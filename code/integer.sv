==> flow/design.v <==
module integer_unit (
        input wire clk, res_n,
        input wire valid_in,
        input wire [6:0] opcode_in,
        input wire [63:0] a_in,
        input wire [63:0] b_in,
        input wire [5:0] rd_in,
        input wire [5:0] tag_in,
        output reg stop_int2rsint,
        output reg [63:0] result_int2rob,
        output reg [5:0] tag_int2rob,
        output reg [5:0] rd_int2rob,
        output reg valid_int2rob
        );
always@(posedge clk or negedge res_n) begin
    if (~res_n) begin
        result_int2rob  <= 0;
        stop_int2rsint  <= 0;    
        tag_int2rob     <= 0;
        rd_int2rob      <= 0;
        valid_int2rob   <= 0;
    end else begin
        if (valid_in) begin
            rd_int2rob          <= rd_in;
            result_int2rob      <= a_in+b_in;
            tag_int2rob         <= tag_in;
            valid_int2rob       <= 1;
        end else begin
            valid_int2rob  <= 0;
        end
    end
end
endmodule
# [Step by step through the tools: integer_unit]
# Tool output for the design above, in the order of the flow.
# Line numbers count from 1 in the design file above.
# Operators: Yosys type, input widths -> output width; for muxes data width and select width s.
# Not given: -
[design] top="integer_unit" clock="clk" library="sky130hd" lib_corner="tt_025C_1v80"

# [After elaboration]
# Counts by Yosys on the flattened word-level netlist (proc, flatten, opt, wreduce; memories kept). Register bits leave out memories and registers merged into their read ports (data or address); mux counts leave out enables and synchronous resets folded into registers. Print and check cells are left out. Cells with the same type and inputs are merged into one.
[bits] output_inout_bits=78 wordCells=6 input_bits=150 ff_bits=77
[classes] mux=1 addsub=1
[ops] operator="$add 64x64->64" count=1
[ops] operator="$mux 1" count=1

# [Depth]
# Yosys ltp: most cells in a row. Word level: on the elaborated netlist, between registers, memories and ports. Mapped: between sequential cells and ports; inverters and the memories' decode and read muxes count.
[depth] word_depth=1 ABC_AREA=0 mapped_depth=13 mapped_depth_nobuf=12

# [Synthesis result]
# Source: synth_stat.txt of the flow (Yosys; design flattened, memories mapped). It holds for the ABC_AREA given above (unset counts as 0); a run with the other value may have another netlist.
# Totals and module areas in this step are rounded.
[mapped] buf_cells=34 flip_flops=77 sequential_area_um2=1930 yosys_area_um2=6500 cells=691
[by_type] type="sky130_fd_sc_hd__dfrtp_1" count=77 area_total_um2=1.93E+03
[by_type] type="sky130_fd_sc_hd__ha_1" count=63 area_total_um2=788.256
[by_type] type="sky130_fd_sc_hd__mux2_2" count=66 area_total_um2=743.213
[by_type] type="sky130_fd_sc_hd__a21oi_1" count=72 area_total_um2=360.346
[by_type] type="sky130_fd_sc_hd__xnor2_1" count=40 area_total_um2=350.336
[by_type] type="sky130_fd_sc_hd__a21o_1" count=38 area_total_um2=285.274
[by_type] type="sky130_fd_sc_hd__o21ai_0" count=42 area_total_um2=210.202
[by_type] type="sky130_fd_sc_hd__nand2_1" count=53 area_total_um2=198.941
[by_type] type="sky130_fd_sc_hd__xor2_1" count=20 area_total_um2=175.168
[by_type] type="sky130_fd_sc_hd__nor2_1" count=30 area_total_um2=112.608
[by_type] type="sky130_fd_sc_hd__nand4_1" count=17 area_total_um2=106.352
[by_type] type="sky130_fd_sc_hd__o21bai_1" count=12 area_total_um2=90.086
[by_type] type="sky130_fd_sc_hd__clkbuf_1" count=23 area_total_um2=86.333
[by_type] type="sky130_fd_sc_hd__inv_1" count=14 area_total_um2=52.55
[by_type] type="sky130_fd_sc_hd__o211ai_1" count=6 area_total_um2=45.043
[by_type] type="sky130_fd_sc_hd__and3_1" count=7 area_total_um2=43.792
[by_type] type="sky130_fd_sc_hd__a31oi_1" count=6 area_total_um2=37.536
[by_type] type="sky130_fd_sc_hd__nand2b_1" count=6 area_total_um2=37.536
# Other cell types: 56; their cells: 99.

# [Path before layout]
# OpenSTA on the mapped netlist: ideal clock, no wires. The path of least setup slack (recovery checks aside). Input and output delay are each 20% of the period. Register names are those of the netlist, which keeps one name where synthesis merged equal registers.
[synth_timing] path_type="input-to-reg" startpoint="input port a_in[0]" endpoint="register result_int2rob[48]" n_path_buf=1 path_delay_ns=2.647 required_time_ns=4.275 path_stages=13 input_delay_ns=0.880 arrival_time_ns=3.402 path_slack_ns=0.873 tclk_ns=4.4 setup_time_ns=0.125 period_less_setup_slack_ns=3.527
# "path_delay_ns" is the arrival time less input delay plus setup time.
# "path_stages": output pins that drive a net of the path, with the launching flip-flop's if there is one; two outputs of one cell count as two.
# "period_less_setup_slack_ns" is the clock period less the worst setup slack; recovery checks do not enter. This is arithmetic on one report: input and output delays are still those of the set period (20% each).
# The rows between start and end are the longest chain of elaborated cells between them; the timing report does not say that the signal goes this way. Where chains are equally long, one stands for them.
# A line is the first line of the expression or statement that the cell stems from. Yosys adds cells for indexed reads and writes and turns some case tables into memories.
[synth_between] path_cell_list="sky130_fd_sc_hd__ha_1 sky130_fd_sc_hd__fa_1 sky130_fd_sc_hd__a21oi_1 sky130_fd_sc_hd__o211ai_1 sky130_fd_sc_hd__a211oi_2 sky130_fd_sc_hd__a311o_1 sky130_fd_sc_hd__and3_1 sky130_fd_sc_hd__clkbuf_1 sky130_fd_sc_hd__o21a_1 sky130_fd_sc_hd__o21ai_0 sky130_fd_sc_hd__a21oi_1 sky130_fd_sc_hd__xnor2_1 sky130_fd_sc_hd__mux2_2" elab_chain_len=1
[synth_rtl] element="start: declaration" line_no=5 text="input wire [63:0] a_in,"
[synth_rtl] element="$add 64x64->64" line_no=25 text="result_int2rob      <= a_in+b_in;"
[synth_rtl] element="end: assignment" line_no=17 text="result_int2rob  <= 0;"
[synth_rtl] element="end: assignment" line_no=25
[synth_rtl] element="end: declaration" line_no=10 text="output reg [63:0] result_int2rob,"

# [Worst path after layout]
# Path of least setup slack in the final report of run 1 (OpenROAD, finished layout, wires in). Where an end is a register, its clock arrival counts in the times.
[layout_timing] path_type="input-to-reg" startpoint="input port b_in[0]" endpoint="register result_int2rob[50]" required_time_ns=2.74 input_delay_ns=0.50 arrival_time_ns=3.19 n_path_buf=3 tclk_ns=2.49 path_slack_ns=-0.45 setup_time_ns=0.11 path_stages=15
# The rows between start and end are the longest chain of elaborated cells between them; the timing report does not say that the signal goes this way. Where chains are equally long, one stands for them.
[layout_between] path_cell_list="sky130_fd_sc_hd__buf_6 sky130_fd_sc_hd__ha_4 sky130_fd_sc_hd__fa_2 sky130_fd_sc_hd__a21oi_2 sky130_fd_sc_hd__o211ai_1 sky130_fd_sc_hd__a211oi_2 sky130_fd_sc_hd__a311o_1 sky130_fd_sc_hd__and2_4 sky130_fd_sc_hd__o31ai_4 sky130_fd_sc_hd__a41oi_4 sky130_fd_sc_hd__buf_6 sky130_fd_sc_hd__buf_6 sky130_fd_sc_hd__o21ai_2 sky130_fd_sc_hd__xor2_1 sky130_fd_sc_hd__mux2_4" elab_chain_len=1
[layout_rtl] element="start: declaration" line_no=6 text="input wire [63:0] b_in,"
[layout_rtl] element="$add 64x64->64" line_no=25 text="result_int2rob      <= a_in+b_in;"
[layout_rtl] element="end: assignment" line_no=17 text="result_int2rob  <= 0;"
[layout_rtl] element="end: assignment" line_no=25
[layout_rtl] element="end: declaration" line_no=10 text="output reg [63:0] result_int2rob,"

# Design integer_unit on sky130hd. What follows are 2 stored runs of the flow, each under its own settings; their order means nothing. The constraints put input and output delay at 20% of the set period each and load the outputs with 0.01 pF.
# "period_less_ws_ns" = clock period - worst setup slack. The figure is calculated, with input and output delays left at 20% of the set period.
# By "worstPathTime_ns" is meant the share of the clock period that the worst setup path is allowed (20% is reserved at inputs, 20% at outputs), minus its slack. Clock arrival times at its registers enter into it.
# "fin_power_w": no workload was simulated; the value follows from the tool's default switching activity.
# Measured values are rounded.
run="run 1" settings period_ns=2.49 CORE_UTILIZATION=22 SETUP_SLACK_MARGIN=0.63 PLACE_DENSITY_LB_ADDON=0.04 GPL_ROUTABILITY_DRIVEN=1 MAX_ROUTING_LAYER="met5" CAP_MARGIN=20 CORE_MARGIN=2 SLEW_MARGIN=20
run="run 1" results setup_tns_ns=-11.1 worstPathTime_ns=2.44 worst_setup_path_type="input-to-reg" ws_setup_ns=-0.451 fin_power_w=0.00662 stdcell_area_um2=13000 yosys_chip_area_um2=6500 post_route_util_pct=44.8 total_die_area_um2=31000 period_less_ws_ns=2.941
run="run 2" settings period_ns=5.29 CORE_UTILIZATION=48 SETUP_SLACK_MARGIN=1.19 PLACE_DENSITY_LB_ADDON=0.04 ABC_AREA=0 CTS_CLUSTER_SIZE=92 SLEW_MARGIN=20 CAP_MARGIN=20 CORE_MARGIN=2
run="run 2" results setup_tns_ns=0.000 worstPathTime_ns=2.91 worst_setup_path_type="input-to-reg" ws_setup_ns=1.33 fin_power_w=0.00254 stdcell_area_um2=9180 yosys_chip_area_um2=6500 post_route_util_pct=69.3 total_die_area_um2=14500 period_less_ws_ns=3.964
